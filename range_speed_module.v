==> flow/design.v <==
module range_speed_module(i_range, i_rst, i_clk, o_min_range, o_max_speed);
input [9:0] i_range;
input i_rst, i_clk;
output reg [9:0] o_min_range;
output reg [7:0] o_max_speed;
reg [32:0] diff_time;
reg [9:0] temp_range;
always @(posedge i_clk) begin
	if (i_rst) begin 
		diff_time<= 32'b0;
	end else begin
		diff_time<= diff_time+ 1'b1;
	end
end
always @(posedge i_clk) begin
	if (i_rst) begin
		o_min_range <= 10'hA;
	end else if (diff_time== 32'hFFFFFFFF) begin 
		if (i_range < o_min_range) begin
			o_min_range <= i_range;
		end 
	end
end
always @(posedge i_clk) begin
	if (i_rst) begin 
		o_max_speed <= 8'b0;
		temp_range <= i_range;
	end else begin
		if (temp_range > i_range) begin
			o_max_speed <= (temp_range - i_range);
			temp_range <= i_range;
		end
	end
end
endmodule
=== Step by step through the tools: range_speed_module ===
The steps from the RTL of range_speed_module to its reports follow in flow order.
Lines are those of the file above, counted from 1.
Operators carry their Yosys type and port widths (W data, S select, Z words).
Library cell names are shortened.
The mark -- stands for no value.

* Top module: range_speed_module
* Clock: i_clk
* Standard-cell library: sky130hd
* Timing corner: tt_025C_1v80

=== After elaboration ===
Yosys after proc, flatten, opt, wreduce and memory -nomap, before mapping. Memory bits, and registers merged into a memory's read port (data or address), are not among the register bits. Print and check cells are not counted. Equal cells are merged and count once.

* Register bits after elaboration: 61
* Bits in latches: 0
* RAM bits: 0
* ROM bits: 0
* Word width x clocked read ports: 0
* Memory cells: 0
* Input port bits: 12
* Output and inout bits: 18
* Cells after elaboration: 13

* Add/subtract/negate cells: 2
* $mul: 0
* Div/mod/pow operators: 0
* $lt $le $gt $ge: 2
* Equality and inequality tests: 1
* Shift operators: 0
* Multiplexer cells: 2
* Bitwise operators: 0
* Reduce/logical cells: 2

{| class="wikitable"
|+ Operators with widths
! cell !! count
|-
| $add A33 B1 Y33 const B || 1
|-
| $eq A33 B32 Y1 const B || 1
|-
| $mux W10 || 2
|-
| $gt A10 B10 Y1 || 1
|-
| $lt A10 B10 Y1 || 1
|-
| $sub A8 B8 Y8 || 1
|-
| $reduce_and A2 Y1 || 1
|-
| $reduce_bool A2 Y1 || 1
|}

=== Depth ===
Depth = most cells in a row (Yosys ltp): at word level without a register or memory, in the mapped netlist without a sequential cell, where the memories' decode and read muxes count.

* Depth after elaboration: 3
* ABC_AREA: 0
* Depth in mapped cells: 13
* Mapped depth without buffers: 12

=== Mapped cells and area ===
The flow's flattened synthesis, as Yosys stat reports it; memories are mapped. The netlist is that of the ABC_AREA named above (0 if unset); the other value can give another one.

* Standard cells after synthesis: 317
* Cell area after synthesis: 2962.8 µm²
* Sequential part of the area: 1321.3 µm²
* Flip-flop cells: 61
* Buffers: 8

{| class="wikitable"
|+ Cells by type
! cell !! count !! total area (µm²)
|-
| dfxtp_1 || 51 || 1.02E+03
|-
| edfxtp_1 || 10 || 300.288
|-
| ha_1 || 21 || 262.752
|-
| nor2_1 || 49 || 183.926
|-
| xor2_1 || 19 || 166.41
|-
| mux2i_1 || 13 || 130.125
|-
| xnor2_1 || 13 || 113.859
|-
| inv_1 || 27 || 101.347
|-
| nand3_1 || 13 || 65.062
|-
| nand2_1 || 16 || 60.058
|-
| a21oi_1 || 11 || 55.053
|-
| nand4_1 || 7 || 43.792
|-
| o21ai_0 || 8 || 40.038
|-
| and3_1 || 5 || 31.28
|-
| nor3_1 || 6 || 30.029
|-
| and4_1 || 3 || 26.275
|-
| nor2b_1 || 4 || 25.024
|-
| clkbuf_1 || 6 || 22.522
|}

Other cell types: 25; their cells: 35.

=== Worst setup path after synthesis ===
OpenSTA on the mapped netlist: ideal clock, no wires. The path of least setup slack (recovery checks aside). Input and output delay are each 20% of the period. Register names are those of the netlist, which keeps one name where synthesis merged equal registers.

* Path kind: register to register
* From: reg diff_time[19]
* To: reg o_min_range[0]
* Clock period: 2850 ps
* Library setup time: 128 ps
* Launch time at the first pin: 0 ps
* Arrival: 2392 ps
* Required time: 2722 ps
* Setup slack: 330 ps
* Delay of the path: 2520 ps
* Stages: 14
* Buffers on the path: 1
* Synthesis period reached: 2520 ps

"delay of the path" = arrival - input delay + setup time.
"stages" counts driving pins, that of a launching flip-flop among them; a cell with two outputs on the path counts twice.
"synthesis period reached" is the clock period less the worst setup slack; recovery checks do not enter. This is arithmetic on one report: input and output delays are still those of the set period (20% each).
The rows between start and end are the longest chain of elaborated cells between them; the timing report does not say that the signal goes this way. Where chains are equally long, one stands for them.
Each line given opens the expression or statement behind the cell; cells for indexed reads and writes are added by Yosys, which also makes memories of some case tables.

* Cells stage by stage: dfxtp_1 and4_1 nand3_1 nor3_1 nor3b_1 and3_1 ha_1 nand2b_1 a221oi_1 o21ai_0 a31oi_1 buf_2 mux2i_1 nor2_1
* Length of the longest elaborated chain: 2
* Elaborated cells on any way between the ends: 2
* Source lines of those cells: 1
* Those cells by class: eq/ne (1); reduce/logical (1)

{| class="wikitable"
|+ RTL lines, path after synthesis
! what !! RTL line !! text
|-
| start, declared || 6 || <nowiki>reg [32:0] diff_time;</nowiki>
|-
| start, assigned || 10 || <nowiki>diff_time<= 32'b0;</nowiki>
|-
| start, assigned || 12 || <nowiki>diff_time<= diff_time+ 1'b1;</nowiki>
|-
| $eq A33 B32 Y1 || 18 || <nowiki>end else if (diff_time== 32'hFFFFFFFF) begin</nowiki>
|-
| $reduce_and A2 Y1 || -- ||
|-
| end, assigned || 17 || <nowiki>o_min_range <= 10'hA;</nowiki>
|-
| end, assigned || 20 || <nowiki>o_min_range <= i_range;</nowiki>
|-
| end, declared || 4 || <nowiki>output reg [9:0] o_min_range;</nowiki>
|}

=== Path in the finished layout ===
From the final timing report of flow run A: the path of least setup slack in the routed layout; clock arrival at registers is part of the times.
The report prints the path's times to 10 ps; the period is as set.

* Path kind: register to register
* From: reg diff_time[22]
* To: reg o_min_range[3]
* Clock period: 1930 ps
* Library setup time: 110 ps
* Launch time at the first pin: 330 ps
* Arrival: 2630 ps
* Required time: 2150 ps
* Setup slack: -480 ps
* Stages: 14
* Buffers on the path: 1

The rows between start and end are the longest chain of elaborated cells between them; the timing report does not say that the signal goes this way. Where chains are equally long, one stands for them.

* Cells stage by stage: dfxtp_2 and4_4 nand3_4 nor3_2 nor3b_2 and3_1 ha_1 nand2b_1 a221oi_2 o21ai_1 a31oi_1 buf_4 nor2_1 a211o_1
* Length of the longest elaborated chain: 2
* Elaborated cells on any way between the ends: 2
* Source lines of those cells: 1
* Those cells by class: eq/ne (1); reduce/logical (1)

{| class="wikitable"
|+ RTL lines, path after layout
! what !! RTL line !! text
|-
| start, declared || 6 || <nowiki>reg [32:0] diff_time;</nowiki>
|-
| start, assigned || 10 || <nowiki>diff_time<= 32'b0;</nowiki>
|-
| start, assigned || 12 || <nowiki>diff_time<= diff_time+ 1'b1;</nowiki>
|-
| $eq A33 B32 Y1 || 18 || <nowiki>end else if (diff_time== 32'hFFFFFFFF) begin</nowiki>
|-
| $reduce_and A2 Y1 || -- ||
|-
| end, assigned || 17 || <nowiki>o_min_range <= 10'hA;</nowiki>
|-
| end, assigned || 20 || <nowiki>o_min_range <= i_range;</nowiki>
|-
| end, declared || 4 || <nowiki>output reg [9:0] o_min_range;</nowiki>
|}

Lab notebook: range_speed_module

Design range_speed_module on sky130hd. What follows are 2 stored runs of the flow, each under its own settings; their order means nothing. The constraints put input and output delay at 20% of the set period each and load the outputs with 0.01 pF.
"period achieved": clock period set for the run, less the worst setup slack. It is reckoned from that one timing run; input and output delays stay at 20% of the period that was set.
"allowed time less slack (worst setup path)" is the time allowed to the run's worst setup path (the clock period less input and output delay, where it has them) less its slack. Clock arrival times count: a late capture clock shortens it, a late launch clock lengthens it.
"total power of the final layout" rests on the timing tool's default activity at the inputs, not on a simulated workload.
"allowed time less slack (worst setup path)" is known to 10 ps.

=== Flow run A ===
{| class="wikitable"
! Setting !! Value
|-
| period_ns || 1.93
|-
| CORE_UTILIZATION || 19
|-
| SETUP_SLACK_MARGIN || 0.37
|-
| PLACE_DENSITY || 0.74
|-
| GPL_ROUTABILITY_DRIVEN || 1
|-
| CAP_MARGIN || 30
|-
| CORE_MARGIN || 2
|-
| SLEW_MARGIN || 20
|-
! Result !! Value
|-
| Chip area in the Yosys report || 2962.8 µm²
|-
| Overall die area || 16608.8 µm²
|-
| Std-cell area (final layout) || 4787.1 µm²
|-
| Final utilization || 0.315
|-
| Worst setup slack after layout || -482 ps
|-
| Summed negative setup slack || -5199 ps
|-
| Worst hold slack in the final report || 388 ps
|-
| Total power of the final layout || 3.621 mW
|-
| Period achieved || 2412 ps
|-
| Allowed time less slack (worst setup path) || 2410 ps
|-
| Critical path type || register to register
|}

=== Flow run B ===
{| class="wikitable"
! Setting !! Value
|-
| period_ns || 2.96
|-
| CORE_UTILIZATION || 65
|-
| CAP_MARGIN || 20
|-
| CORE_MARGIN || 2
|-
| SLEW_MARGIN || 20
|-
! Result !! Value
|-
| Chip area in the Yosys report || 2962.8 µm²
|-
| Overall die area || 5114.4 µm²
|-
| Std-cell area (final layout) || 3590.9 µm²
|-
| Final utilization || 0.819
|-
| Worst setup slack after layout || 301 ps
|-
| Summed negative setup slack || 0 ps
|-
| Worst hold slack in the final report || 455 ps
|-
| Total power of the final layout || 1.855 mW
|-
| Period achieved || 2659 ps
|-
| Allowed time less slack (worst setup path) || 2660 ps
|-
| Critical path type || register to register
|}
